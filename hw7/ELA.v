==> flow/design.v <==
`timescale 1ns/10ps
module ELA(clk, rst, in_data, data_rd, req, wen, addr, data_wr, done);
	input				clk;
	input				rst;
	input		[7:0]	in_data;
	input		[7:0]	data_rd;
	output reg			req;
	output reg			wen;
	output reg	[9:0]	addr;
	output reg	[7:0]	data_wr;
	output reg			done;
reg [3:0] state, next_state;
parameter IDLE=0, STORE=1, BUFF=2, CALL_L=3, CALL=4, CALL_R=5, ELA_L=6, ELA=7, ELA_R=8, FIN=9;
reg [7:0] data_sv [0:7];	 
reg [4:0] num;	 
(* keep = "true" *) reg [7:0] D_1, D_2, D_3;	 
reg finish;	 
always @(posedge clk, posedge rst) begin
	if(rst) state = IDLE;
	else state = next_state;
end
always @(*) begin
	case(state)
		IDLE: begin
			if(!rst) next_state = STORE;
			else next_state = IDLE;
		end
		STORE: begin
			if(addr == 991) next_state = BUFF;
			else next_state = STORE;
		end
		BUFF: next_state = CALL_L;
		CALL_L: begin
			if(finish) next_state = FIN;
			else if(num==3) next_state = ELA_L;
			else next_state = CALL_L;
		end
		ELA_L: next_state = CALL;
		CALL: begin
			if(num==7) next_state = ELA;
			else next_state = CALL;
		end
		ELA: begin
			if((addr+2)%64==0) next_state = CALL_R;
			else next_state = CALL;
		end
		CALL_R: begin
			if(num==3) next_state = ELA_R;
			else next_state = CALL_R;
		end
		ELA_R: next_state = CALL_L;
		FIN: next_state = FIN;
		default: next_state = IDLE;
	endcase
end
always @(posedge clk) begin
	case(state)
		IDLE: begin
			addr = 10'b11_1111_1110;	 
			done = 0;
			finish = 0;
			req = 0;
		end
		STORE: begin
			wen = 1;
			data_wr = in_data;
			if(addr == 10'b11_1111_1110) begin
				req = 1;	 
				addr = addr + 1;
			end else if((addr+1)%32==0 && !req) begin	 
				addr = addr + 32;	 
				req = 1;	 
			end else begin
				addr = addr + 1;
				req = 0;
			end
		end
		BUFF: begin
			wen = 0;
			num = 0;
			addr = 10'b11_1111_1111;
		end
		CALL_L: begin
			wen = 0;
			if(addr == 10'b11_1111_1111) addr = 0;
			else if(num==0) addr = addr + 1;
			else if(num==1) addr = addr + 64;
			data_sv[num] = data_rd;
			num = num + 1;
		end
		ELA_L: begin
			wen = 1;
			num = 0;
			addr = addr - 32;
			data_wr = (data_sv[1] + data_sv[2]) / 2;	 
		end
		CALL: begin
			wen = 0;
			case(num)
				0: addr = addr - 32;
				3: addr = addr + 62;
				6: addr = addr - 33;
				7: addr = addr;
				default: addr = addr + 1;
			endcase
			data_sv[num] = data_rd;
			num = num + 1;
		end
		ELA: begin
			wen = 1;
			num = 0;
			if(data_sv[1] > data_sv[6]) D_1 = data_sv[1] - data_sv[6];
			else D_1 = data_sv[6] - data_sv[1];
			if(data_sv[2] > data_sv[5]) D_2 = data_sv[2] - data_sv[5];
			else D_2 = data_sv[5] - data_sv[2];
			if(data_sv[3] > data_sv[4]) D_3 = data_sv[3] - data_sv[4];
			else D_3 = data_sv[4] - data_sv[3];
			if(D_2 <= D_1) begin
				if(D_2 <= D_3) begin
					data_wr = (data_sv[2] + data_sv[5]) / 2;
				end else begin
					data_wr = (data_sv[3] + data_sv[4]) / 2;
				end
			end else begin
				if(D_1 <= D_3) begin
					data_wr = (data_sv[1] + data_sv[6]) / 2;
				end else begin
					data_wr = (data_sv[3] + data_sv[4]) / 2;
				end
			end
		end
		CALL_R: begin
			wen = 0;
			if(num==0) addr = addr - 31;
			else if(num==1) addr = addr + 64;
			data_sv[num] = data_rd;
			num = num + 1;
		end
		ELA_R: begin
			wen = 1;
			num = 0;
			addr = addr - 32;
			data_wr = (data_sv[1] + data_sv[2]) / 2;
			if(addr==959) finish = 1;	 
		end
		FIN: begin
			done = 1;
		end
		default: addr = addr;
	endcase
end
endmodule
* From RTL to reports: ELA
The steps from the RTL of ELA to its reports follow in flow order.
Lines are those of the file above, counted from 1.
Not given: -
- Design top :: ELA
- Clock :: clk
- Cell library :: sky130hd
- Library corner :: tt_025C_1v80

* Word level
Yosys after proc, flatten, opt, wreduce and memory -nomap, before mapping. Print and check cells are not counted.
- $lt $le $gt $ge :: 6
- Reduce/logical cells :: 35
- Muxes and demuxes :: 46
- Equal/unequal tests :: 32
- Add/subtract/negate cells :: 19
** Operators with widths (count)
- 2-to-1 mux 8 bit :: 21
- case mux 10 bit (select 7 bit) :: 1
- logical NOT 32 bit :: 2
- 2-to-1 mux 10 bit :: 6
- subtractor 8 bit :: 6
- OR reduction 7 bit :: 6
- equality test 10 bit (second input constant) :: 4
- case mux 10 bit (select 4 bit) :: 1
- adder 8 x 8 -> 9 bit :: 4
- case mux 4 bit (select 9 bit) :: 1
- > comparator 8 bit :: 3
- less-or-equal comparator 8 bit :: 3
- case mux 8 bit (select 3 bit) :: 1
- adder 10 x 6 -> 10 bit (second input constant) :: 2
- subtractor 10 x 6 -> 10 bit (second input constant) :: 2
- inequality test 2 bit (second input constant) :: 8
- AND reduction 2 bit :: 8
- equality test 4 x 3 -> 1 bit (second input constant) :: 4
- equality test 3 bit (second input constant) :: 4
- OR reduction 4 bit :: 3
- adder 10 x 1 -> 10 bit (second input constant) :: 1
- subtractor 10 x 5 -> 10 bit (second input constant) :: 1
- adder 10 x 7 -> 10 bit (second input constant) :: 1
- nonzero test 2 bit :: 5
- equality test 5 x 3 -> 1 bit (second input constant) :: 2
- case mux 5 bit (select 2 bit) :: 1
- equality test 4 x 2 -> 1 bit (second input constant) :: 2
- equality test 4 bit (second input constant) :: 2
Other operator kinds: 21; their cells: 33.
- Bits in registers :: 103
- Output and inout bits :: 21

* Logic depth
Longest topological path by Yosys (ltp), each cell counted once; first at word level (registers and memories cut), then after technology mapping (sequential cells cut; the memories' decode and read muxes count).
- Depth after elaboration :: 7
- ABC_AREA :: 0
- Gate-level depth with buffers :: 24
- Gate-level depth less buffers :: 23

* Mapped cells and area
Source: synth_stat.txt of the flow (Yosys; design flattened, memories mapped). It holds for the ABC_AREA given above (unset counts as 0); a run with the other value may have another netlist.
** Cell types
- sky130_fd_sc_hd__edfxtp_1 :: count 99, area in all 2.97E+03 um2
- sky130_fd_sc_hd__ha_1 :: count 118, area in all 1.48E+03 um2
- sky130_fd_sc_hd__inv_1 :: count 105, area in all 394.128 um2
- sky130_fd_sc_hd__xnor2_1 :: count 44, area in all 385.37 um2
- sky130_fd_sc_hd__a21oi_1 :: count 73, area in all 365.35 um2
- sky130_fd_sc_hd__dfrtp_1 :: count 9, area in all 225.216 um2
- sky130_fd_sc_hd__nor2_1 :: count 58, area in all 217.709 um2
- sky130_fd_sc_hd__xor2_1 :: count 24, area in all 210.202 um2
- sky130_fd_sc_hd__fa_1 :: count 10, area in all 200.192 um2
- sky130_fd_sc_hd__a21o_1 :: count 26, area in all 195.187 um2
- sky130_fd_sc_hd__mux2i_1 :: count 19, area in all 190.182 um2
- sky130_fd_sc_hd__nand2_1 :: count 48, area in all 180.173 um2
- sky130_fd_sc_hd__o21ai_0 :: count 36, area in all 180.173 um2
- sky130_fd_sc_hd__nand3_1 :: count 24, area in all 120.115 um2
- sky130_fd_sc_hd__clkbuf_1 :: count 28, area in all 105.101 um2
- sky130_fd_sc_hd__o21bai_1 :: count 14, area in all 105.101 um2
- sky130_fd_sc_hd__and3_1 :: count 15, area in all 93.84 um2
- sky130_fd_sc_hd__mux2_2 :: count 8, area in all 90.086 um2
Other cell types: 51; their cells: 169.
- Synthesis area :: 8991.1 um2
- Sequential area :: 3224.3 um2
- Mapped cells :: 927
- Flip-flops :: 109

* Timing after synthesis
Source: OpenSTA report_checks on the synthesized netlist (no wires, ideal clock, input and output delay 20% of the period each), path of least setup slack; recovery checks are left aside. Register names are those of the netlist, which keeps one name where synthesis merged equal registers.
- Kind :: register to register
- Start :: register data_sv[1][0]
- End :: register data_wr[1]
- Required time :: 5.361 ns
- Time at the first pin :: 0.000 ns
- Clock period :: 5.63 ns
- Driving pins on the path :: 23
- Arrival time :: 4.451 ns
- Buffers on the path :: 1
- Slack :: 0.910 ns
- Path delay :: 4.720 ns
- Synthesis period reached :: 4.72 ns
"path delay" = arrival - input delay + setup time.
"driving pins on the path" counts driving pins, that of a launching flip-flop among them; a cell with two outputs on the path counts twice.
"synthesis period reached" = period - worst setup slack (recovery checks aside). The figure is calculated, with input and output delays left at 20% of the set period.
Between the ends stands the longest chain of elaborated cells between them, by number of cells; it is not shown to be the way that was timed. Of several equally long chains one is given.
Each line given opens the expression or statement behind the cell; cells for indexed reads and writes are added by Yosys, which also makes memories of some case tables.
A register here has more assigning lines than the two given.
- Path through :: sky130_fd_sc_hd__edfxtp_1 sky130_fd_sc_hd__inv_1 sky130_fd_sc_hd__ha_1 sky130_fd_sc_hd__inv_1 sky130_fd_sc_hd__fa_1 sky130_fd_sc_hd__a21o_1 sky130_fd_sc_hd__a21oi_1 sky130_fd_sc_hd__o22ai_1 sky130_fd_sc_hd__o22a_1 sky130_fd_sc_hd__buf_2 sky130_fd_sc_hd__mux2i_1 sky130_fd_sc_hd__xor2_1 sky130_fd_sc_hd__inv_1 sky130_fd_sc_hd__ha_1 sky130_fd_sc_hd__a21oi_1 sky130_fd_sc_hd__nor2b_1 sky130_fd_sc_hd__o31a_1 sky130_fd_sc_hd__o21a_1 sky130_fd_sc_hd__o21a_1 sky130_fd_sc_hd__o22ai_2 sky130_fd_sc_hd__mux2_2 sky130_fd_sc_hd__a221oi_1 sky130_fd_sc_hd__o21ai_0
- Cells in the longest elaborated chain :: 7
- Elaborated cells on any way between the ends :: 12
** RTL lines, path post-synthesis
- start: declaration :: line 14 : reg [7:0] data_sv [0:7];
- start: assignment :: line 88 : data_sv[num] = data_rd;
- start: assignment :: line 106 : data_sv[num] = data_rd;
- subtractor 8 bit :: line 113 : else D_1 = data_sv[6] - data_sv[1];
- 2-to-1 mux 8 bit :: line 112 : if(data_sv[1] > data_sv[6]) D_1 = data_sv[1] - data_sv[6];
- 2-to-1 mux 8 bit :: line 57 : case(state)
- less-or-equal comparator 8 bit :: line 125 : if(D_1 <= D_3) begin
- 2-to-1 mux 8 bit :: line 125
- 2-to-1 mux 8 bit :: line 118 : if(D_2 <= D_1) begin
- case mux 8 bit (select 3 bit) :: line 57
- end: assignment :: line 66 : data_wr = in_data;
- end: assignment :: line 95 : data_wr = (data_sv[1] + data_sv[2]) / 2;
- end: declaration :: line 10 : output reg [7:0] data_wr;

* Path in the finished layout
Path of least setup slack in the final report of flow run A (OpenROAD, finished layout, wires in). Where an end is a register, its clock arrival counts in the times.
- Kind :: register to register
- Start :: register data_sv[1][0]
- End :: register data_wr[1]
- Driving pins on the path :: 23
- Buffers on the path :: 1
- Arrival time :: 4.61 ns
- Slack :: -0.26 ns
- Required time :: 4.36 ns
- Time at the first pin :: 0.37 ns
- Clock period :: 4.24 ns
Between the ends stands the longest chain of elaborated cells between them, by number of cells; it is not shown to be the way that was timed. Of several equally long chains one is given.
A register here has more assigning lines than the two given.
- Path through :: sky130_fd_sc_hd__edfxtp_1 sky130_fd_sc_hd__inv_2 sky130_fd_sc_hd__ha_4 sky130_fd_sc_hd__inv_2 sky130_fd_sc_hd__fa_2 sky130_fd_sc_hd__a21o_1 sky130_fd_sc_hd__a21oi_2 sky130_fd_sc_hd__o22ai_1 sky130_fd_sc_hd__o22a_2 sky130_fd_sc_hd__buf_6 sky130_fd_sc_hd__mux2i_2 sky130_fd_sc_hd__xor2_1 sky130_fd_sc_hd__inv_1 sky130_fd_sc_hd__ha_4 sky130_fd_sc_hd__a21oi_2 sky130_fd_sc_hd__nor2b_1 sky130_fd_sc_hd__o31a_1 sky130_fd_sc_hd__o21a_1 sky130_fd_sc_hd__o21a_1 sky130_fd_sc_hd__o22ai_4 sky130_fd_sc_hd__mux2_4 sky130_fd_sc_hd__a221oi_2 sky130_fd_sc_hd__o21ai_1
- Cells in the longest elaborated chain :: 7
- Elaborated cells on any way between the ends :: 12
** RTL lines, path post-layout
- start: declaration :: line 14 : reg [7:0] data_sv [0:7];
- start: assignment :: line 88 : data_sv[num] = data_rd;
- start: assignment :: line 106 : data_sv[num] = data_rd;
- subtractor 8 bit :: line 113 : else D_1 = data_sv[6] - data_sv[1];
- 2-to-1 mux 8 bit :: line 112 : if(data_sv[1] > data_sv[6]) D_1 = data_sv[1] - data_sv[6];
- 2-to-1 mux 8 bit :: line 57 : case(state)
- less-or-equal comparator 8 bit :: line 125 : if(D_1 <= D_3) begin
- 2-to-1 mux 8 bit :: line 125
- 2-to-1 mux 8 bit :: line 118 : if(D_2 <= D_1) begin
- case mux 8 bit (select 3 bit) :: line 57
- end: assignment :: line 66 : data_wr = in_data;
- end: assignment :: line 95 : data_wr = (data_sv[1] + data_sv[2]) / 2;
- end: declaration :: line 10 : output reg [7:0] data_wr;

## Implementation results

Design ELA on sky130hd. What follows are 2 stored runs of the flow, each under its own settings; their order means nothing. The constraints put input and output delay at 20% of the set period each and load the outputs with 0.01 pF.
"period achieved" = clock period - worst setup slack. The figure is calculated, with input and output delays left at 20% of the set period.
"worst path time": the worst setup path's part of the clock period (all of it between registers, 20% less for each end at a port) less its slack. A launch clock that arrives late makes it longer, a capture clock that arrives late makes it shorter.
"overall power": no workload was simulated; the value follows from the tool's default switching activity.

** Flow run A
- Settings :: period_ns=4.24; CORE_UTILIZATION=16; SETUP_SLACK_MARGIN=1.11; PLACE_DENSITY=0.37; CORE_MARGIN=8; GPL_TIMING_DRIVEN=1; CTS_CLUSTER_DIAMETER=196; CAP_MARGIN=20; SLEW_MARGIN=20
- Yosys chip area after synthesis :: 8991.1 um2
- Die footprint :: 59012.6 um2
- Standard-cell area after routing :: 11090.6 um2
- Post-route utilization :: 21.7 %
- Smallest setup slack :: -0.258 ns
- Total negative setup slack :: -1.654 ns
- Post-route worst hold slack :: 0.478 ns
- Overall power :: 2400 uW
- Period achieved :: 4.498 ns
- Worst path time :: 4.50 ns
- Kind of the worst setup path :: register to register

** Flow run B
- Settings :: period_ns=6.5; CORE_UTILIZATION=16; PLACE_DENSITY_LB_ADDON=0.19; CELL_PAD_IN_SITES_DETAIL_PLACEMENT=2; GPL_ROUTABILITY_DRIVEN=1; MIN_ROUTING_LAYER=met2; CAP_MARGIN=20; CORE_MARGIN=2; SLEW_MARGIN=20
- Yosys chip area after synthesis :: 8991.1 um2
- Die footprint :: 53326.4 um2
- Standard-cell area after routing :: 9655.5 um2
- Post-route utilization :: 18.9 %
- Smallest setup slack :: 0.513 ns
- Total negative setup slack :: 0.000 ns
- Post-route worst hold slack :: 0.482 ns
- Overall power :: 1553 uW
- Period achieved :: 5.987 ns
- Worst path time :: 5.99 ns
- Kind of the worst setup path :: register to register
